==> flow/design.v <==
module pwm #(
    parameter step = 10000
)(
    input logic clk, 
    input integer duty_cycle,  
    output logic pwm_out
);
    integer pwm_on = 0;
    integer scalar = step/100;
    int pwm_count = 0;
    logic switch = 0;
    always_ff @(posedge clk) begin
        pwm_on <= duty_cycle*scalar;
        if (duty_cycle >= 99 || duty_cycle <= 1) begin
            if (duty_cycle >= 99) begin
                switch <= 0;
            end
            if (duty_cycle <= 1) begin
                switch <= 1;
            end
        end
        else begin
            if (pwm_count > pwm_on - 1) begin
                switch <= 1;
                if (pwm_count > step - 1) begin
                    pwm_count <= 0;
                    switch <= 0;
                end
                else begin
                    pwm_count <= pwm_count + 1;
                end
            end
            else begin
                pwm_count <= pwm_count + 1;
            end
        end
    end
    assign pwm_out = (switch) ? 1'b1 : 1'b0;
endmodule
module ramp #(
    parameter step = 2000000,  
    parameter [0:6] steps = 7'b0011100,  
    parameter int n_steps = $bits(steps)
)(
    input logic clk,
    output int pwm_value
);
    integer next;
    integer current;
    integer check;
    integer stage = 0;  
    integer count = 0;  
    integer pwm_count = 0;  
    integer rate[n_steps];
    integer substep = step / 100;
    initial begin
        if (steps[0]) pwm_value = 100;
        else pwm_value = 0;
        for (int i = 0; i < n_steps; i++) begin
            if (i < n_steps - 1) begin
                if (steps[i + 1]) next = 100;
                else next = 0;
                if (steps[i]) current = 100;
                else current = 0;
                rate[i] = (next - current) / 100;
            end 
            else begin
                if (steps[0]) next = 100;
                else next = 0;
                if (steps[i]) current = 100;
                else current = 0;
                rate[n_steps - 1] = (next - current) / 100;
            end
        end
    end
    always_ff @(posedge clk) begin
        pwm_count <= pwm_count + 1;
        if (pwm_count == substep - 1) begin
            pwm_value <= pwm_value + rate[stage];
            pwm_count <= 0;
        end
        count <= count + 1;  
        if (count == step) begin
            count <= 0;  
            if (stage < n_steps - 1) begin
                stage <= stage + 1;
            end 
            else begin
                stage <= 0;
                if (steps[0]) pwm_value <= 100;
                else pwm_value <= 0;
            end
        end
    end
endmodule
module top(
    input logic clk,
    output logic    RGB_G,
    output logic    RGB_R,
    output logic    RGB_B
);
    logic red_out;
    integer red;
    logic green_out;
    integer green;
    logic blue_out;
    integer blue;
    ramp #(
        .steps (7'b1100011)
    )
    u1 (
        .clk (clk),
        .pwm_value (red)
    );
    ramp #(
        .steps (7'b0111000)
    )
    u2 (
            .clk (clk),
            .pwm_value (green)
        );
    ramp #(
        .steps (7'b0001110)
    )
    u3 (
        .clk (clk),
        .pwm_value (blue)
    );
    pwm u4 (
        .clk (clk),
        .duty_cycle (red),
        .pwm_out (red_out)
    );
    assign RGB_R = red_out;
    pwm u5 (
        .clk (clk),
        .duty_cycle (green),
        .pwm_out (green_out)
    );
    assign RGB_G = green_out;
    pwm u6 (
        .clk (clk),
        .duty_cycle (blue),
        .pwm_out (blue_out)
    );
    assign RGB_B = blue_out;
endmodule
Reports on top
Tool output for the design above, in the order of the flow.
Lines are those of the file above, counted from 1.
{"block": "setup", "top": "top", "clock": "clk", "cell_library": "sky130hd", "corner": "tt_025C_1v80"}

Elaborated design
Source: Yosys, flattened and elaborated, memories not mapped. Widths are those after wreduce. Registers that Yosys merges into a memory's read port (data or address) are not register bits. Print and check cells do not count. Equal cells are merged and count once.
Memory sizes are those after Yosys's memory passes, which may raise the word count (mostly to a power of two), join words into wider ones and drop unused or constant bits.
{"block": "op_classes", "n_addsub": 18, "n_mul": 3, "n_div": 0, "compare": 15, "n_eq": 9, "shift": 0, "mux": 33, "n_logic": 0, "reduce_and_logical": 9}
{"block": "op_table", "cell": "32-bit by 6-bit multiplier with 30-bit output (second input constant)", "n": 3}
{"block": "op_table", "cell": "32-bit 2-to-1 mux", "n": 15}
{"block": "op_table", "cell": "32-bit by 2-bit adder with 32-bit output (second input constant)", "n": 12}
{"block": "op_table", "cell": "32-bit by 15-bit greater-than comparator with 1-bit output (second input constant)", "n": 3}
{"block": "op_table", "cell": "32-bit by 16-bit == test with 1-bit output (second input constant)", "n": 3}
{"block": "op_table", "cell": "32-bit by 2-bit subtractor with 32-bit output (second input constant)", "n": 3}
{"block": "op_table", "cell": "32-bit by 2-bit <= comparator with 1-bit output (second input constant)", "n": 3}
{"block": "op_table", "cell": "32-bit by 22-bit == test with 1-bit output (second input constant)", "n": 3}
{"block": "op_table", "cell": "32-bit adder", "n": 3}
{"block": "op_table", "cell": "32-bit greater-than comparator", "n": 3}
{"block": "op_table", "cell": "32-bit by 4-bit less-than comparator with 1-bit output (second input constant)", "n": 3}
{"block": "op_table", "cell": "32-bit by 8-bit greater-or-equal comparator with 1-bit output (second input constant)", "n": 3}
{"block": "op_table", "cell": "1-bit 2-to-1 mux", "n": 18}
{"block": "op_table", "cell": "3-bit by 1-bit inequality test with 1-bit output (second input constant)", "n": 3}
{"block": "op_table", "cell": "2-bit AND reduction", "n": 3}
{"block": "op_table", "cell": "2-bit nonzero test", "n": 3}
{"block": "op_table", "cell": "1-bit logical OR", "n": 3}
{"block": "word_totals", "ff_bits": 573, "latch_bits": 0, "mem_bits_rw": 0, "romBits": 672, "clocked_rd_ports_x_width": 0, "memories": 3, "output_inout_bits": 3, "elab_cells": 111}
{"block": "memory_table", "name": "u1.rate", "size": 7, "word_bits": 32, "rd": 1, "write_ports": 0, "line_no": 54, "source": "integer rate[n_steps];"}
{"block": "memory_table", "name": "u2.rate", "size": 7, "word_bits": 32, "rd": 1, "write_ports": 0, "line_no": 54}
{"block": "memory_table", "name": "u3.rate", "size": 7, "word_bits": 32, "rd": 1, "write_ports": 0, "line_no": 54}

Longest topological paths
Longest topological path by Yosys (ltp), each cell counted once; first at word level (registers and memories cut), then after technology mapping (sequential cells cut; the memories' decode and read muxes count).
{"block": "depth", "depth_word": 4, "abc_area": 0, "mapped_depth": 23}

Synthesis result
Source: synth_stat.txt of the flow (Yosys; design flattened, memories mapped). It holds for the ABC_AREA given above (unset counts as 0); a run with the other value may have another netlist.
Totals and module areas in this step are rounded.
{"block": "by_type", "cell_type": "sky130_fd_sc_hd__dfxtp_1", "n": 378}
{"block": "by_type", "cell_type": "sky130_fd_sc_hd__ha_1", "n": 491}
{"block": "by_type", "cell_type": "sky130_fd_sc_hd__edfxtp_1", "n": 195}
{"block": "by_type", "cell_type": "sky130_fd_sc_hd__xnor2_1", "n": 324}
{"block": "by_type", "cell_type": "sky130_fd_sc_hd__xor2_1", "n": 259}
{"block": "by_type", "cell_type": "sky130_fd_sc_hd__nor2_1", "n": 483}
{"block": "by_type", "cell_type": "sky130_fd_sc_hd__inv_1", "n": 431}
{"block": "by_type", "cell_type": "sky130_fd_sc_hd__fa_1", "n": 78}
{"block": "by_type", "cell_type": "sky130_fd_sc_hd__nand2_1", "n": 331}
{"block": "by_type", "cell_type": "sky130_fd_sc_hd__a21oi_1", "n": 230}
{"block": "by_type", "cell_type": "sky130_fd_sc_hd__nand3_1", "n": 196}
{"block": "by_type", "cell_type": "sky130_fd_sc_hd__a21o_1", "n": 123}
{"block": "by_type", "cell_type": "sky130_fd_sc_hd__nand4_1", "n": 118}
{"block": "by_type", "cell_type": "sky130_fd_sc_hd__and3_1", "n": 85}
{"block": "by_type", "cell_type": "sky130_fd_sc_hd__nor4_1", "n": 83}
{"block": "by_type", "cell_type": "sky130_fd_sc_hd__o21ai_0", "n": 100}
{"block": "by_type", "cell_type": "sky130_fd_sc_hd__nor3_1", "n": 84}
{"block": "by_type", "cell_type": "sky130_fd_sc_hd__mux2i_1", "n": 30}
Other cell types: 62; their cells: 517.
{"block": "synth_totals", "cells": 4536, "area_um2": 40600, "seqArea_um2": 13400, "ffs": 573}
The figures by module come from a second, unflattened synthesis with its own total; it is not the netlist above.
{"block": "unflattened", "cells_unflattened": 4885, "hier_area_um2": 42300}
Rows give one instance, submodules left out.
{"block": "by_module", "module": "pwm", "instances": 3, "n_cells": 772, "mod_area_um2": 6860, "mod_seq_area_um2": 1590}
{"block": "by_module", "module": "ramp #(steps=56)", "instances": 1, "n_cells": 885, "mod_area_um2": 7470, "mod_seq_area_um2": 2880}
{"block": "by_module", "module": "ramp #(steps=14)", "instances": 1, "n_cells": 844, "mod_area_um2": 7220, "mod_seq_area_um2": 2880}
{"block": "by_module", "module": "ramp #(steps=99)", "instances": 1, "n_cells": 840, "mod_area_um2": 7060, "mod_seq_area_um2": 2880}
{"block": "by_module", "module": "top", "instances": 1, "n_cells": 0, "mod_area_um2": 0.0, "mod_seq_area_um2": 0.0}

Timing after synthesis
Source: OpenSTA report_checks on the synthesized netlist (no wires, ideal clock, input and output delay 20% of the period each), path of least setup slack; recovery checks are left aside. Register names are those of the netlist, which keeps one name where synthesis merged equal registers.
{"block": "synth_timing", "path_kind": "flip-flop to flip-flop", "from": "reg u2.pwm_value[25]", "to": "reg u5.switch", "tclk_ns": 5.51, "setup_ns": 0.389, "t_first_pin_ns": 0.000, "arrival_ns": 4.923, "path_slack_ns": 0.199, "path_delay_ns": 5.312, "path_stages": 8, "path_buffers": 0, "synth_period_reached_ns": 5.311}
"path_delay_ns" is the arrival time less input delay plus setup time.
"path_stages" counts driving pins, that of a launching flip-flop among them; a cell with two outputs on the path counts twice.
"synth_period_reached_ns" = period - worst setup slack (recovery checks aside). The figure is calculated, with input and output delays left at 20% of the set period.
Between the ends stands the longest chain of elaborated cells between them, by number of cells; it is not shown to be the way that was timed. Of several equally long chains one is given.
A line is the first line of the expression or statement that the cell stems from. Yosys adds cells for indexed reads and writes and turns some case tables into memories.
At most two assigning lines are given for a register; there are more.
Only ways into the end's enable, where the timed path ends, are counted here.
{"block": "synth_via", "cell_sequence": "sky130_fd_sc_hd__dfxtp_1 sky130_fd_sc_hd__inv_1 sky130_fd_sc_hd__ha_1 sky130_fd_sc_hd__or4b_2 sky130_fd_sc_hd__nor4_1 sky130_fd_sc_hd__nand4_1 sky130_fd_sc_hd__nor4bb_1 sky130_fd_sc_hd__nand2_1", "elab_chain_len": 4, "cells_between": 6, "classes_between": "compare: 2; eq/ne: 1; reduce/logical: 3"}
{"block": "synth_lines", "element": "from (decl)", "line_no": 46, "source": "output int pwm_value"}
{"block": "synth_lines", "element": "from (assign)", "line_no": 79, "source": "pwm_value <= pwm_value + rate[stage];"}
{"block": "synth_lines", "element": "from (assign)", "line_no": 90, "source": "if (steps[0]) pwm_value <= 100;"}
{"block": "synth_lines", "element": "32-bit by 8-bit greater-or-equal comparator with 1-bit output", "line_no": 14, "source": "if (duty_cycle >= 99 || duty_cycle <= 1) begin"}
{"block": "synth_lines", "element": "1-bit logical OR", "line_no": 14}
{"block": "synth_lines", "element": "3-bit by 1-bit inequality test with 1-bit output"}
{"block": "synth_lines", "element": "2-bit AND reduction"}
{"block": "synth_lines", "element": "to (assign)", "line_no": 16, "source": "switch <= 0;"}
{"block": "synth_lines", "element": "to (assign)", "line_no": 19, "source": "switch <= 1;"}
{"block": "synth_lines", "element": "to (decl)", "line_no": 11, "source": "logic switch = 0;"}

Path in the finished layout
Path of least setup slack in the final report of run A (OpenROAD, finished layout, wires in). Where an end is a register, its clock arrival counts in the times.
{"block": "layout_timing", "path_kind": "flip-flop to flip-flop", "from": "reg u5.pwm_on[15]", "to": "reg u5.pwm_count[27]", "tclk_ns": 6.45, "setup_ns": 0.26, "t_first_pin_ns": 0.63, "arrival_ns": 4.97, "path_slack_ns": 1.84, "path_stages": 18, "path_buffers": 1}
Between the ends stands the longest chain of elaborated cells between them, by number of cells; it is not shown to be the way that was timed. Of several equally long chains one is given.
At most two assigning lines are given for a register; there are more.
{"block": "layout_via", "cell_sequence": "sky130_fd_sc_hd__dfxtp_1 sky130_fd_sc_hd__or3_1 sky130_fd_sc_hd__or4_1 sky130_fd_sc_hd__nor2_1 sky130_fd_sc_hd__inv_2 sky130_fd_sc_hd__or4_4 sky130_fd_sc_hd__or3_1 sky130_fd_sc_hd__nor2_1 sky130_fd_sc_hd__xnor2_1 sky130_fd_sc_hd__ha_1 sky130_fd_sc_hd__a21o_1 sky130_fd_sc_hd__a221oi_1 sky130_fd_sc_hd__o21ai_0 sky130_fd_sc_hd__a21oi_1 sky130_fd_sc_hd__xor2_1 sky130_fd_sc_hd__and3_1 sky130_fd_sc_hd__buf_4 sky130_fd_sc_hd__nor2_1", "elab_chain_len": 3, "cells_between": 3, "lines_between": 1, "classes_between": "add/sub: 1; compare: 1; mux: 1"}
{"block": "layout_lines", "element": "from (decl)", "line_no": 8, "source": "integer pwm_on = 0;"}
{"block": "layout_lines", "element": "from (assign)", "line_no": 13, "source": "pwm_on <= duty_cycle*scalar;"}
{"block": "layout_lines", "element": "32-bit by 2-bit subtractor with 32-bit output", "line_no": 23, "source": "if (pwm_count > pwm_on - 1) begin"}
{"block": "layout_lines", "element": "32-bit greater-than comparator", "line_no": 23}
{"block": "layout_lines", "element": "32-bit 2-to-1 mux", "line_no": 23}
{"block": "layout_lines", "element": "to (assign)", "line_no": 30, "source": "pwm_count <= pwm_count + 1;"}
{"block": "layout_lines", "element": "to (assign)", "line_no": 34, "source": "pwm_count <= pwm_count + 1;"}
{"block": "layout_lines", "element": "to (decl)", "line_no": 10, "source": "int pwm_count = 0;"}

==> runs of top <==
Below are 2 stored runs of the flow (Yosys, OpenROAD; platform sky130hd) on top, each with its settings and what was measured, unordered. Constraints: input delay and output delay 20% of the set period each, output load 0.01 pF.
"achieved_clock_period_ns" is the run's clock period less its worst setup slack. It is reckoned from that one timing run; input and output delays stay at 20% of the period that was set.
"worst_setup_path_time_ns": the worst setup path's part of the clock period (all of it between registers, 20% less for each end at a port) less its slack. A launch clock that arrives late makes it longer, a capture clock that arrives late makes it shorter.
Values from the reports are rounded here.

{"run": "run A", "settings": { "period_ns": 6.45, "CAP_MARGIN": 20, "CORE_MARGIN": 2, "CORE_UTILIZATION": 40, "SLEW_MARGIN": 20 }, "results": { "design_die_area_um2": 104000, "stdcell_area_um2": 44800, "synth_area_um2": 40600, "achieved_clock_period_ns": 4.613, "holdWs_ns": 0.440, "setup_ws_ns": 1.84, "setup_tns_ns": 0.000, "worst_setup_path_time_ns": 4.61, "path_kind": "flip-flop to flip-flop" }}
{"run": "run B", "settings": { "period_ns": 8.11, "CORE_UTILIZATION": 66, "SETUP_SLACK_MARGIN": -0.7, "PLACE_DENSITY_LB_ADDON": 0.07, "CORE_ASPECT_RATIO": 1.74, "TNS_END_PERCENT": 45, "CTS_CLUSTER_SIZE": 40, "CAP_MARGIN": 0, "MIN_ROUTING_LAYER": "met1", "CORE_MARGIN": 2, "SLEW_MARGIN": 20 }, "results": { "design_die_area_um2": 63600, "stdcell_area_um2": 43500, "synth_area_um2": 40600, "achieved_clock_period_ns": 4.810, "holdWs_ns": 0.433, "setup_ws_ns": 3.30, "setup_tns_ns": 0.000, "worst_setup_path_time_ns": 4.81, "path_kind": "flip-flop to flip-flop" }}
